==> flow/design.v <==
interface sfp_if #(
    parameter  int signed   IW = 1,        
    parameter  int unsigned QW = 1,        
    localparam int unsigned WL = IW + QW   
) ();
  logic signed [WL-1:0] val;   
  modport out(output val);
  modport in(input val);
endinterface
interface ufp_if #(
    parameter  int signed   IW = 1,        
    parameter  int unsigned QW = 1,        
    localparam int unsigned WL = IW + QW   
) ();
  logic [WL-1:0] val;   
  modport out(output val);
  modport in(input val);
endinterface
module dp_block_ram #(
    parameter WORD_LEN = 32,
    parameter DEPTH = 256,
) (
    clk,
    ena,
    enb,
    wea,
    addra,
    addrb,
    dia,
    dob
);
  input clk, ena, enb, wea;
  input [$clog2(DEPTH) - 1:0] addra, addrb;
  input [$clog2(WORD_LEN) - 1:0] dia;
  output [$clog2(WORD_LEN) - 1:0] dob;
  reg [$clog2(WORD_LEN) - 1:0] ram[$clog2(DEPTH) - 1:0];
  reg [$clog2(WORD_LEN) - 1:0] doa, dob;
  always @(posedge clk) begin
    if (ena) begin
      if (wea) ram[addra] <= dia;
    end
  end
  always @(posedge clk) begin
    if (enb) dob <= ram[addrb];
  end
endmodule
# == From RTL to reports: dp_block_ram ==
# The steps from the RTL of dp_block_ram to its reports follow in flow order.
# Lines are those of the file above, counted from 1.
# Library cell names are shortened.
# A cell with n/a has no value.
# setup
top,dp_block_ram
clock,clk
cell_library,sky130hd
corner,tt_025C_1v80

# == Word-level counts ==
# Counts by Yosys on the flattened word-level netlist (proc, flatten, opt, wreduce; memories kept). Register bits leave out memories and registers merged into their read ports (data or address); mux counts leave out enables and synchronous resets folded into registers. Print and check cells are left out. Cells with the same type and inputs are merged into one.
# Memory sizes are those after Yosys's memory passes, which may raise the word count (mostly to a power of two), join words into wider ones and drop unused or constant bits.
# bits
memories,1
latch_bits,0
ram_bits,40
romBits,0
out_inout_bits,5
regBits,0
clocked_rd_ports_x_width,5
wordCells,7
in_bits,25
# op_classes
logic,0
mul,0
shift,0
mux,6
n_div,0
equal,0
compare,0
addsub,0
n_reduce_logical,0
# memory_table
name,words,word_bits,rd,write_ports,line_no,rtl
ram,8,5,1,1,36,reg [$clog2(WORD_LEN) - 1:0] ram[$clog2(DEPTH) - 1:0];
# ops
cell,n
5-bit 2-to-1 mux,2
3-bit 2-to-1 mux,2
1-bit 2-to-1 mux,2

# == Longest topological paths ==
# Yosys ltp: most cells in a row. Word level: on the elaborated netlist, between registers, memories and ports. Mapped: between sequential cells and ports; inverters and the memories' decode and read muxes count.
# depth
ltp_word,2
ABC_AREA,0
mapped_depth,3
ltp_nobuf,2

# == Netlist ==
# Source: synth_stat.txt of the flow (Yosys; design flattened, memories mapped). It holds for the ABC_AREA given above (unset counts as 0); a run with the other value may have another netlist.
# The area totals of this step are shown rounded.
# types
cell_type,n
edfxtp_1,45
mux4_1,10
mux2_2,5
nor2_1,6
nand2b_1,2
buf_6,1
nor3_1,2
nand3b_1,1
nand3_1,1
clkbuf_1,1
nand2_1,1
# synth_totals
area_um2,1747
buffers,2
seqArea_um2,1351
cells,75
ff_cells,45

# == Path before layout ==
# OpenSTA on the mapped netlist: ideal clock, no wires. The path of least setup slack (recovery checks aside). Input and output delay are each 20% of the period. Register names are those of the netlist, which keeps one name where synthesis merged equal registers.
# synth_timing
kind,input to register
start,input port addrb[0]
end,register dob[0]
path_stages,3
tclk_ns,1.7
path_delay_ns,1.172
required_time_ns,1.440
path_buffers,1
setup_slack_ns,0.189
arrival_time_ns,1.252
t_first_pin_ns,0.340
in_delay_ns,0.340
synth_period_reached_ns,1.511
# "path_delay_ns" = arrival - input delay + setup time.
# "path_stages" counts driving pins, that of a launching flip-flop among them; a cell with two outputs on the path counts twice.
# "synth_period_reached_ns" = period - worst setup slack (recovery checks aside). The figure is calculated, with input and output delays left at 20% of the set period.
# synth_between
path_cell_list,buf_6 -> mux4_1 -> mux2_2
# synth_rtl
item,line_no,rtl
start: declaration,33,"input [$clog2(DEPTH) - 1:0] addra, addrb;"
end: declaration,35,output [$clog2(WORD_LEN) - 1:0] dob;
# Chain of elaborated cells between the ends: none given.

# == Worst path after layout ==
# Path of least setup slack in the final report of record 1 (OpenROAD, finished layout, wires in). Where an end is a register, its clock arrival counts in the times.
# layout_timing
kind,register to register
start,memory ram[5][0]
end,register dob[0]
arrival_time_ns,1.48
required_time_ns,1.52
t_first_pin_ns,0.33
setup_slack_ns,0.04
path_buffers,0
tclk_ns,1.41
path_stages,3
# layout_between
path_cell_list,edfxtp_1 -> mux4_2 -> mux2_4
# layout_rtl
item,line_no,rtl
start: declaration,36,reg [$clog2(WORD_LEN) - 1:0] ram[$clog2(DEPTH) - 1:0];
end: declaration,35,output [$clog2(WORD_LEN) - 1:0] dob;
# Chain of elaborated cells between the ends: none given.

Data sheet: physical implementation of dp_block_ram

Settings and measured results of 2 stored flow runs for module dp_block_ram (sky130hd), not sorted in any way. The constraints put input and output delay at 20% of the set period each and load the outputs with 0.01 pF.
"achieved_clock_period_ns" = clock period - worst setup slack. The figure is calculated, with input and output delays left at 20% of the set period.
"worst_setup_path_time_ns" means the part of the period allowed to the worst setup path (the constraints hold back 20% at inputs and 20% at outputs) less its slack; where the path has registers, the arrival times of their clocks count too.
By "power.total_mw" is meant OpenSTA's value without simulated activity: inputs other than the clock are taken to toggle once in ten clock periods, and the tool carries that through the logic.
The measured numbers are rounded.

Record 1, flow files:
==> flow/run.sh <==
#!/bin/bash
# the make line also repeats the synthesis and layout settings of config.mk as NAME=value (left out here)
make -C /OpenROAD-flow-scripts/flow DESIGN_CONFIG=/design/flow/config.mk WORK_HOME=/design/flow/orfs CLKGATE_MAP_FILE= finish
==> flow/config.mk <==
export PLATFORM = sky130hd
export DESIGN_NAME = dp_block_ram
export DESIGN_NICKNAME = dp_block_ram
export VERILOG_FILES = /design/flow/design.v
export SDC_FILE = /design/flow/constraint.sdc
export NUM_CORES = 4
export LEC_CHECK = 0
export CAP_MARGIN = 20
export CORE_MARGIN = 2
export CORE_UTILIZATION = 49
export CTS_CLUSTER_DIAMETER = 91
export CTS_CLUSTER_SIZE = 25
export GPL_ROUTABILITY_DRIVEN = 1
export GPL_TIMING_DRIVEN = 0
export MIN_ROUTING_LAYER = met1
export PLACE_DENSITY_LB_ADDON = 0.26
export SETUP_SLACK_MARGIN = 0.28
export SLEW_MARGIN = 20
==> flow/constraint.sdc <==
create_clock -name core_clock -period 1.41 [get_ports {clk}]
set_input_delay 0.2820 -clock core_clock [delete_from_list [all_inputs] [get_ports {clk}]]
set_output_delay 0.2820 -clock core_clock [all_outputs]
set_load 0.01 [all_outputs]

==> results of record 1, as CSV <==
result,value
fin_hold_ws_ns,0.477
die_area_um2,4058
post_route_util_pct,61.8
post_synth_area_um2,1747
ws_setup_ns,0.042
worst_setup_path_time_ns,1.37
worst_path_kind,"register to register"
power.total_mw,2.431
achieved_clock_period_ns,1.368
finish.stdcell_area_um2,2095

Record 2, flow files:
==> flow/run.sh <==
#!/bin/bash
# the make line also repeats the synthesis and layout settings of config.mk as NAME=value (left out here)
make -C /OpenROAD-flow-scripts/flow DESIGN_CONFIG=/design/flow/config.mk WORK_HOME=/design/flow/orfs CLKGATE_MAP_FILE= finish
==> flow/config.mk <==
export PLATFORM = sky130hd
export DESIGN_NAME = dp_block_ram
export DESIGN_NICKNAME = dp_block_ram
export VERILOG_FILES = /design/flow/design.v
export SDC_FILE = /design/flow/constraint.sdc
export NUM_CORES = 4
export LEC_CHECK = 0
export CAP_MARGIN = 30
export CELL_PAD_IN_SITES_DETAIL_PLACEMENT = 1
export CELL_PAD_IN_SITES_GLOBAL_PLACEMENT = 2
export CORE_MARGIN = 8
export CORE_UTILIZATION = 26
export CTS_CLUSTER_SIZE = 33
export GPL_TIMING_DRIVEN = 1
export MAX_ROUTING_LAYER = met5
export MIN_ROUTING_LAYER = met2
export PLACE_DENSITY_LB_ADDON = 0.11
export SETUP_SLACK_MARGIN = -0.14
export SLEW_MARGIN = 20
==> flow/constraint.sdc <==
create_clock -name core_clock -period 1.69 [get_ports {clk}]
set_input_delay 0.3380 -clock core_clock [delete_from_list [all_inputs] [get_ports {clk}]]
set_output_delay 0.3380 -clock core_clock [all_outputs]
set_load 0.01 [all_outputs]

==> results of record 2, as CSV <==
result,value
post_route_util_pct,34.2
fin_hold_ws_ns,0.752
finish.stdcell_area_um2,2271
die_area_um2,9597
achieved_clock_period_ns,1.787
post_synth_area_um2,1747
worst_setup_path_time_ns,1.45
worst_path_kind,"input to register"
power.total_mw,2.362
ws_setup_ns,-0.097
